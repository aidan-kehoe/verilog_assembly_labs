==> flow/design.v <==
module part5 (CLOCK_50, HEX0);
	input CLOCK_50;
	output[0:6] HEX0;
	wire [25:0]count;
	reg D,resetn,counter_reset;
	wire [3:0]A;
	nbit_counter U1(count, CLOCK_50, resetn);
	always @ (posedge CLOCK_50)
	begin
			if (count == 26'd50000000)
			begin
				resetn <= 0;
				D <= 1;
			end
			else
			begin
				resetn <= 1;
				D <= 0;
			end
			if (A[3] & ~A[2] & A[1] & ~A[0])  
				counter_reset = 0;
			else
				counter_reset = 1;
	end
	T_FF T1 (D, CLOCK_50, counter_reset, A[0]);
	T_FF T2 (D & A[0], CLOCK_50, counter_reset, A[1]);
	T_FF T3 (D & A[0] & A[1], CLOCK_50, counter_reset, A[2]);
	T_FF T4 (D & A[0] & A[1] & A[2], CLOCK_50, counter_reset, A[3]);
	hdisp H1 (A,HEX0);
endmodule
module nbit_counter (count, clock, Resetn);  
	input clock, Resetn;
	parameter n = 26;
	output reg [n-1:0] count;
	initial
		count = 0;
	always @ (posedge clock)
			if (Resetn == 0)
				count <= 0;
			else
				count <= count + 1'b1;
endmodule
module T_FF (T, clock, Resetn, q);
	input clock, T, Resetn;
	output reg q;
	always @ (posedge clock)
		if (Resetn == 0)
			q = 1'b0;
		else if (T==1)
			q <= ~q;
endmodule
module hdisp(s,hex);
	input[0:3]s;
	output [0:6]hex;
	assign hex[0]=(~s[3]&~s[2]&~s[1]& s[0]) | (~s[3]& s[2]&~s[1]&~s[0]) | ( s[3]&~s[2]& s[1]& s[0]) | ( s[3]& s[2]&~s[1]& s[0]);
	assign hex[1]=(~s[3]& s[2]&~s[1]& s[0]) | (~s[3]& s[2]& s[1]&~s[0]) | ( s[3]&~s[2]& s[1]& s[0]) | ( s[3]& s[2]&~s[1]&~s[0]) | ( s[3]& s[2]& s[1]);
	assign hex[2]=(~s[3]&~s[2]& s[1]&~s[0]) | ( s[3]& s[2]&~s[1]&~s[0]) | ( s[3]& s[2]& s[1]);
	assign hex[3]=(~s[3]&~s[2]&~s[1]& s[0]) | (~s[3]& s[2]&~s[1]&~s[0]) | (~s[3]& s[2]& s[1]& s[0]) | ( s[3]&~s[2]& s[1]&~s[0]) | ( s[3]& s[2]& s[1]& s[0]);
	assign hex[4]=(~s[3]&~s[2]&~s[1]& s[0]) | (~s[3]&~s[2]& s[1]& s[0]) | (~s[3]& s[2]&~s[1]&~s[0]) | ( s[3]&~s[2]&~s[1]& s[0]) | (~s[3]& s[2]& s[0]);
	assign hex[5]=(~s[3]&~s[2]&~s[1]& s[0]) | (~s[3]& s[2]& s[1]& s[0]) | ( s[3]& s[2]&~s[1]& s[0]) | (~s[3]&~s[2]& s[1]);
	assign hex[6]=(~s[3]& s[2]& s[1]& s[0]) | ( s[3]& s[2]&~s[1]&~s[0]) | (~s[3]&~s[2]&~s[1]);
endmodule 
# Step by step through the tools: part5
# Tool output for the design above, in the order of the flow.
# Lines are those of the file above, counted from 1.
# Cell names lack the library's common part.
# A cell with -- has no value.
# setup
top,part5
clk_port,CLOCK_50
lib,sky130hd
pvt_corner,tt_025C_1v80

# After elaboration
# Yosys after proc, flatten, opt, wreduce and memory -nomap, before mapping. Enables and synchronous resets that opt folds into registers are not counted as muxes. Memory bits, and registers merged into a memory's read port (data or address), are not among the register bits. Print and check cells are not counted. Equal cells are merged and count once.
# word_totals
ff_bits,33
out_inout_bits,7
# op_classes
addsub,1
equal,1
muxes,3
n_logic,57
# op_table
cell,n
1-bit bitwise AND,32
26-bit by 1-bit adder with 26-bit output (second input constant),1
26-bit == test (second input constant),1
1-bit OR,21
1-bit NOT,4
1-bit two-way mux,3

# Depth
# Yosys ltp: most cells in a row. Word level: on the elaborated netlist, between registers, memories and ports. Mapped: between sequential cells and ports; inverters and the memories' decode and read muxes count.
# logic_depth
depth_word,8
ABC_AREA,0
mapped_depth,6

# After synthesis
# Source: synth_stat.txt of the flow (Yosys; design flattened, memories mapped). It holds for the ABC_AREA given above (unset counts as 0); a run with the other value may have another netlist.
# Totals and module areas in this step are rounded.
# by_type
cell,n
dfxtp_1,33
xor2_1,10
a21oi_1,16
nor2_1,17
xnor2_1,7
o21ai_0,12
nand2_1,14
or3_1,8
nand3_1,9
and2_1,7
and4_1,5
nand4_1,7
nand4_4,2
o31ai_1,5
or4_1,5
ha_1,2
inv_1,6
nor3_1,4
# Not listed: further types 15, cells in them 26.
# synth_totals
cells,195
yosys_area_um2,1650
sequential_area_um2,661
flip_flops,33
# The figures by module come from a second, unflattened synthesis with its own total; it is not the netlist above.
# unflattened
hier_cells,203
area_unflattened_um2,1720
# Rows give one instance, submodules left out.
# modules
module,n_inst,cells,area_um2
nbit_counter,1,139,1190
hdisp,1,35,213
part5,1,17,175
T_FF,4,3,35.0

# Path before layout
# OpenSTA on the mapped netlist: ideal clock, no wires. The path of least setup slack (recovery checks aside). Input and output delay are each 20% of the period. Register names are those of the netlist, which keeps one name where synthesis merged equal registers.
# synth_path
path_kind,register to output
startpoint,register T2.q
endpoint,output HEX0[2]
tclk_ns,3.77
output_delay_ns,0.754
launch_ns,0.000
arrival_ns,1.180
t_required_ns,3.016
setup_slack_ns,1.836
path_delay_ns,1.180
stages,5
n_path_buf,1
synth_period_reached_ns,1.934
# "path_delay_ns" = arrival - input delay + setup time.
# At an output port there is no setup time.
# "stages": output pins that drive a net of the path, with the launching flip-flop's if there is one; two outputs of one cell count as two.
# "synth_period_reached_ns" is the clock period less the worst setup slack; recovery checks do not enter. This is arithmetic on one report: input and output delays are still those of the set period (20% each).
# Between the ends stands the longest chain of elaborated cells between them, by number of cells; it is not shown to be the way that was timed. Of several equally long chains one is given.
# A line is the first line of the expression or statement that the cell stems from. Yosys adds cells for indexed reads and writes and turns some case tables into memories.
# synth_between
path_cell_list,dfxtp_1 -> buf_1 -> nand2_1 -> a21boi_0 -> o21ai_0
elab_chain_cells,6
# synth_rtl
element,line,source
from (decl),45,output reg q;
from (assign),48,q = 1'b0;
from (assign),50,q <= ~q;
1-bit NOT,57,assign hex[2]=(~s[3]&~s[2]& s[1]&~s[0]) | ( s[3]& s[2]&~s[1]&~s[0]) | ( s[3]& s[2]& s[1]);
1-bit bitwise AND (3 in a row),57,
1-bit OR (2 in a row),57,
to (decl),3,output[0:6] HEX0;

# Timing after layout
# From the final timing report of entry A: the path of least setup slack in the routed layout; clock arrival at registers is part of the times.
# layout_path
path_kind,register to output
startpoint,register T2.q
endpoint,output HEX0[4]
tclk_ns,1.45
output_delay_ns,0.29
launch_ns,0.28
arrival_ns,1.29
t_required_ns,1.16
setup_slack_ns,-0.13
stages,6
n_path_buf,3
# Between the ends stands the longest chain of elaborated cells between them, by number of cells; it is not shown to be the way that was timed. Of several equally long chains one is given.
# layout_between
path_cell_list,dfxtp_4 -> buf_8 -> buf_6 -> o21ai_2 -> a21o_1 -> buf_2
elab_chain_cells,8
# layout_rtl
element,line,source
from (decl),45,output reg q;
from (assign),48,q = 1'b0;
from (assign),50,q <= ~q;
1-bit NOT,59,assign hex[4]=(~s[3]&~s[2]&~s[1]& s[0]) | (~s[3]&~s[2]& s[1]& s[0]) | (~s[3]& s[2]&~s[1]&~s[0]) | ( s[3]&~s[2] ...
1-bit bitwise AND (3 in a row),59,
1-bit OR (4 in a row),59,
to (decl),3,output[0:6] HEX0;

# Design part5 on sky130hd. What follows are 2 stored runs of the flow, each under its own settings; their order means nothing. The constraints put input and output delay at 20% of the set period each and load the outputs with 0.01 pF.
# "achieved_clock_period_ns": clock period set for the run, less the worst setup slack. It is reckoned from that one timing run; input and output delays stay at 20% of the period that was set.
# "critical_path_time_ns" = time allowed to the worst setup path (clock period - input delay - output delay, where it has them) - its slack; a late launch clock adds to it, a late capture clock takes from it.
# Measured values are rounded.
# A setting shown as . is not set for that run.
run,period_ns,CORE_UTILIZATION,SETUP_SLACK_MARGIN,PLACE_DENSITY_LB_ADDON,ABC_AREA,GPL_TIMING_DRIVEN,GPL_ROUTABILITY_DRIVEN,CAP_MARGIN,SLEW_MARGIN,MAX_ROUTING_LAYER,CORE_MARGIN,synth_area_um2,final_die_area_um2,achieved_clock_period_ns,critical_path_time_ns,critical_path_type,final_setup_ws_ns,timing.setup.tns_ns,util_pct,timing.hold.ws_ns
entry A,1.45,18,0.09,0.09,0,0,1,0,40,met5,2,1650,9920,1.580,1.29,register to output,-0.130,-1.37,29.9,0.482
entry B,3.06,40,.,.,.,.,.,20,20,.,2,1650,4640,2.643,2.03,register to output,0.417,0.000,46.2,0.478
