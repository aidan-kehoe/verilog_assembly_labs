==> flow/design.v <==
module part3_1(SW,KEY,CLOCK_50,LEDR,LEDG);
	input [2:0] SW;  
	input [1:0] KEY;  
	input CLOCK_50;  
	output [0:0] LEDR;  
	output [2:0] LEDG;	 
	reg [25:0] count;	 
	reg [2:0] length;	 
	reg [2:0] counter;	 
	reg [3:0] M;	 
	reg [3:0] Q;	 
	reg z;			 
	reg[2:0] y_Q, Y_D;	 
	parameter WA = 3'b000, WB = 3'b001, WC = 3'b010, WD = 3'b011, WE = 3'b100, WF = 3'b101, WG = 3'b110, WH = 3'b111;
	parameter A = 3'b000, B = 3'b001, C = 3'b010, D = 3'b011, E = 3'b100; 
	assign LEDR[0] = z;
	always @(SW[2:0])  
	begin: letter_selection
		case(SW[2:0])
			WA: begin
					length = 3'b010;
					M = 4'b0100;
				end
			WB: begin
					length = 3'b100;
					M = 4'b1000;
				end
			WC: begin
					length = 3'b100;
					M = 4'b1010;
				end
			WD: begin
					length = 3'b011;
					M = 4'b1000;
				end
			WE: begin
					length = 3'b001;
					M = 4'b0000;
				end
			WF: begin
					length = 3'b100;
					M = 4'b0010;
				end
			WG: begin
					length = 3'b011;
					M = 4'b1100;
				end
			WH: begin
					length = 3'b100;
					M = 4'b0000;
				end
		endcase
	end	 
	always @(Q[3], KEY[1:0], counter, y_Q) 
	begin: state_table
		case (y_Q)
			A: if (KEY[1]) Y_D = B;  
				else Y_D = A;  
			B: if (!Q[3]) Y_D = E;  
				else Y_D = C;  
			C: if (KEY[0]) Y_D = A;  
				else Y_D = D;			 
			D: if (KEY[0]) Y_D = A;  
				else Y_D = E;			 
			E: if (counter == 0) Y_D = A;  
				else Y_D = B;					 
		default: Y_D = 3'bxxx;  
		endcase
	end	 
	always @(posedge CLOCK_50)
	begin
		if (count < 50000000/2)  
			count <= count + 1;
		else
		begin
			count <= 0;
			y_Q <= Y_D;  
			if (Y_D == A) begin  
				counter <= length;
				Q <= M;
			end
			if (Y_D == E) begin     
				counter <= counter - 1;  
				Q[3] <= Q[2];
				Q[2] <= Q[1]; 
				Q[1] <= Q[0];
				Q[0] <= 1'b0;
			end
		end
	end
	always @(y_Q)
	begin: zassign
		case (y_Q)
			B: z = 1;  
			C: z = 1;  
			D: z = 1;  
			default: z = 0;  
		endcase
	end
endmodule 
==> Tool chain data of part3_1 <==
The steps from the RTL of part3_1 to its reports follow in flow order.
Line numbers count from 1 in the design file above.
{ "setup": {"top_module": "part3_1", "clock_port": "CLOCK_50", "lib": "sky130hd", "lib_corner": "tt_025C_1v80"} }

==> Elaborated design <==
Counts by Yosys on the flattened word-level netlist (proc, flatten, opt, wreduce; memories kept). Register bits leave out memories and registers merged into their read ports (data or address). Print and check cells are left out. Cells with the same type and inputs are merged into one.
Memory sizes are those after Yosys's memory passes, which may raise the word count (mostly to a power of two), join words into wider ones and drop unused or constant bits.
{ "bits": {"regBits": 36, "latchBits": 0, "ram_bits": 0, "mem_bits_ro": 48, "clocked_rd_ports_x_width": 0, "memories": 1, "in_bits": 6} }
{ "op_classes": {"n_addsub": 2, "n_mul": 0, "n_div": 0, "cmp": 1, "equal": 5, "n_shift": 0, "muxes": 16, "bitwise": 1, "reduce_logical": 6} }
{ "memory_table": {"columns": ["memory", "words", "word_bits", "rd", "wr", "line_no", "source"], "rows": [
  ["(no name shown)", 8, 6, 1, 0, 19, "case(SW[2:0])"]
]} }
{ "op_table": {"columns": ["op", "count"], "rows": [
  ["adder 26 x 1 -> 26 bit (second input constant)", 1],
  ["less-than comparator 26 x 25 -> 1 bit (second input constant)", 1],
  ["case mux 3 bit (select 5 bit)", 1],
  ["2-to-1 mux 3 bit", 4],
  ["2-to-1 mux 1 bit", 10],
  ["logical NOT 3 bit", 3],
  ["== test 3 x 2 -> 1 bit (second input constant)", 2],
  ["== test 3 bit (second input constant)", 2],
  ["subtractor 3 x 1 -> 3 bit (second input constant)", 1],
  ["== test 3 x 1 -> 1 bit (second input constant)", 1],
  ["OR reduction 3 bit", 1],
  ["AND reduction 2 bit", 1],
  ["nonzero test 2 bit", 1],
  ["2-to-1 mux 2 bit", 1],
  ["inverter 1 bit", 1]
]} }

==> Logic depth <==
Longest topological path by Yosys (ltp), each cell counted once; first at word level (registers and memories cut), then after technology mapping (sequential cells cut; the memories' decode and read muxes count).
{ "depth": {"ltp_word": 6, "abc_area": 0, "mapped_depth": 8, "depth_no_buf": 8} }

==> Synthesis result <==
Source: synth_stat.txt of the flow (Yosys; design flattened, memories mapped). It holds for the ABC_AREA given above (unset counts as 0); a run with the other value may have another netlist.
The area totals of this step are shown rounded.
{ "synth_totals": {"cell_count": 200, "synth_area_um2": 1800, "seq_area_um2": 801, "ff_cells": 37, "buffers": 10} }
{ "by_type": {"columns": ["type", "count"], "rows": [
  ["sky130_fd_sc_hd__dfxtp_1", 31],
  ["sky130_fd_sc_hd__edfxtp_1", 6],
  ["sky130_fd_sc_hd__xor2_1", 15],
  ["sky130_fd_sc_hd__nor2_1", 32],
  ["sky130_fd_sc_hd__ha_1", 7],
  ["sky130_fd_sc_hd__nand3_1", 17],
  ["sky130_fd_sc_hd__xnor2_1", 7],
  ["sky130_fd_sc_hd__mux2i_1", 6],
  ["sky130_fd_sc_hd__nand2_1", 14],
  ["sky130_fd_sc_hd__inv_1", 11],
  ["sky130_fd_sc_hd__mux2_2", 3],
  ["sky130_fd_sc_hd__o21ai_0", 6],
  ["sky130_fd_sc_hd__a21oi_1", 5],
  ["sky130_fd_sc_hd__buf_4", 3],
  ["sky130_fd_sc_hd__nor3_1", 4],
  ["sky130_fd_sc_hd__and3_1", 3],
  ["sky130_fd_sc_hd__nand4_1", 3],
  ["sky130_fd_sc_hd__nor4_1", 3]
]} }
Not listed: further types 19, cells in them 24.

==> Timing after synthesis <==
Path of least setup slack by OpenSTA after synthesis, without wires, with an ideal clock, recovery checks aside; 20% of the period is set as input and as output delay. Where synthesis merged equal registers, the netlist keeps one of their names.
{ "synth_timing": {"path_kind": "reg-to-reg", "from": "register count[6]", "to": "register Q[1]", "period_ps": 3380, "setup_ps": 320, "t_first_pin_ps": 0, "arrival_ps": 1552, "required_ps": 3060, "slack_ps": 1508, "path_delay_ps": 1872, "path_stages": 8, "n_path_buf": 2, "period_less_setup_slack_ps": 1872} }
"path_delay_ps" is the arrival time less input delay plus setup time.
"path_stages": output pins that drive a net of the path, with the launching flip-flop's if there is one; two outputs of one cell count as two.
"period_less_setup_slack_ps" = period - worst setup slack (recovery checks aside). The figure is calculated, with input and output delays left at 20% of the set period.
The rows between start and end are the longest chain of elaborated cells between them; the timing report does not say that the signal goes this way. Where chains are equally long, one stands for them.
A line is the first line of the expression or statement that the cell stems from. Yosys adds cells for indexed reads and writes and turns some case tables into memories.
{ "synth_between": {"path_cell_list": "sky130_fd_sc_hd__dfxtp_1 sky130_fd_sc_hd__nor4_1 sky130_fd_sc_hd__a211o_1 sky130_fd_sc_hd__a211oi_2 sky130_fd_sc_hd__or2_1 sky130_fd_sc_hd__buf_2 sky130_fd_sc_hd__buf_6 sky130_fd_sc_hd__and2_1", "elab_chain_cells": 3, "cells_between": 3} }
{ "synth_rtl": {"columns": ["element", "line_no", "source"], "rows": [
  ["from (decl)", 7, "reg [25:0] count;"],
  ["from (assign)", 73, "count <= count + 1;"],
  ["from (assign)", 76, "count <= 0;"],
  ["less-than comparator 26 x 25 -> 1 bit", 72, "if (count < 50000000/2)"],
  ["inverter 1 bit", null, null],
  ["AND reduction 2 bit", null, null],
  ["to (assign)", 80, "Q <= M;"],
  ["to (assign)", 86, "Q[1] <= Q[0];"],
  ["to (decl)", 11, "reg [3:0] Q;"]
]} }

==> Worst path after layout <==
Path of least setup slack in the final report of flow run A (OpenROAD, finished layout, wires in). Where an end is a register, its clock arrival counts in the times.
The report prints the path's times to 10 ps; the period is as set.
{ "layout_timing": {"path_kind": "reg-to-reg", "from": "register count[16]", "to": "register counter[1]", "period_ps": 3220, "setup_ps": 320, "t_first_pin_ps": 280, "arrival_ps": 2030, "required_ps": 3180, "slack_ps": 1150, "path_stages": 6, "n_path_buf": 0} }
The rows between start and end are the longest chain of elaborated cells between them; the timing report does not say that the signal goes this way. Where chains are equally long, one stands for them.
{ "layout_between": {"path_cell_list": "sky130_fd_sc_hd__dfxtp_1 sky130_fd_sc_hd__nand3_1 sky130_fd_sc_hd__a211o_1 sky130_fd_sc_hd__a211oi_2 sky130_fd_sc_hd__or2_1 sky130_fd_sc_hd__and2_1", "elab_chain_cells": 3, "cells_between": 3} }
{ "layout_rtl": {"columns": ["element", "line_no", "source"], "rows": [
  ["from (decl)", 7, "reg [25:0] count;"],
  ["from (assign)", 73, "count <= count + 1;"],
  ["from (assign)", 76, "count <= 0;"],
  ["less-than comparator 26 x 25 -> 1 bit", 72, "if (count < 50000000/2)"],
  ["inverter 1 bit", null, null],
  ["AND reduction 2 bit", null, null],
  ["to (assign)", 79, "counter <= length;"],
  ["to (assign)", 83, "counter <= counter - 1;"],
  ["to (decl)", 9, "reg [2:0] counter;"]
]} }

Hand-over note for part3_1

Settings and measured results of 2 stored flow runs for module part3_1 (sky130hd), not sorted in any way. The constraints put input and output delay at 20% of the set period each and load the outputs with 0.01 pF.
"clock period reached" is the run's clock period less its worst setup slack. It is reckoned from that one timing run; input and output delays stay at 20% of the period that was set.
"time on the worst setup path" = time allowed to the worst setup path (clock period - input delay - output delay, where it has them) - its slack; a late launch clock adds to it, a late capture clock takes from it.
"power": no workload was simulated; the value follows from the tool's default switching activity.
"time on the worst setup path" is given in steps of 10 ps.
Values from the reports are rounded here.

==> flow run A: settings <==
{ "period_ns": 3.22, "CORE_UTILIZATION": 33, "SETUP_SLACK_MARGIN": -0.29, "PLACE_DENSITY_LB_ADDON": 0.11, "HOLD_SLACK_MARGIN": 0.11, "CELL_PAD_IN_SITES_GLOBAL_PLACEMENT": 0, "GPL_ROUTABILITY_DRIVEN": 1, "CTS_CLUSTER_SIZE": 59, "CTS_CLUSTER_DIAMETER": 172, "SLEW_MARGIN": 10, "MAX_ROUTING_LAYER": "met5", "CAP_MARGIN": 20, "CORE_MARGIN": 2 }
==> flow run A: results <==
netlist area reported by Yosys: 1800 um^2
full die area: 6060 um^2
utilization of the finished layout: 38.8 %
setup slack of the critical path: 1150 ps
total negative slack: 0 ps
power: 1080 µW
clock period reached: 2071 ps
time on the worst setup path: 2070 ps
critical path kind: reg-to-reg

==> flow run B: settings <==
{ "period_ns": 1.85, "CORE_UTILIZATION": 30, "PLACE_DENSITY_LB_ADDON": 0.11, "CORE_MARGIN": 3, "ABC_AREA": 0, "GPL_TIMING_DRIVEN": 0, "CTS_CLUSTER_SIZE": 22, "SLEW_MARGIN": 0, "CAP_MARGIN": 20 }
==> flow run B: results <==
netlist area reported by Yosys: 1800 um^2
full die area: 6960 um^2
utilization of the finished layout: 38.9 %
setup slack of the critical path: 98 ps
total negative slack: 0 ps
power: 2010 µW
clock period reached: 1752 ps
time on the worst setup path: 1750 ps
critical path kind: reg-to-reg

End of note.
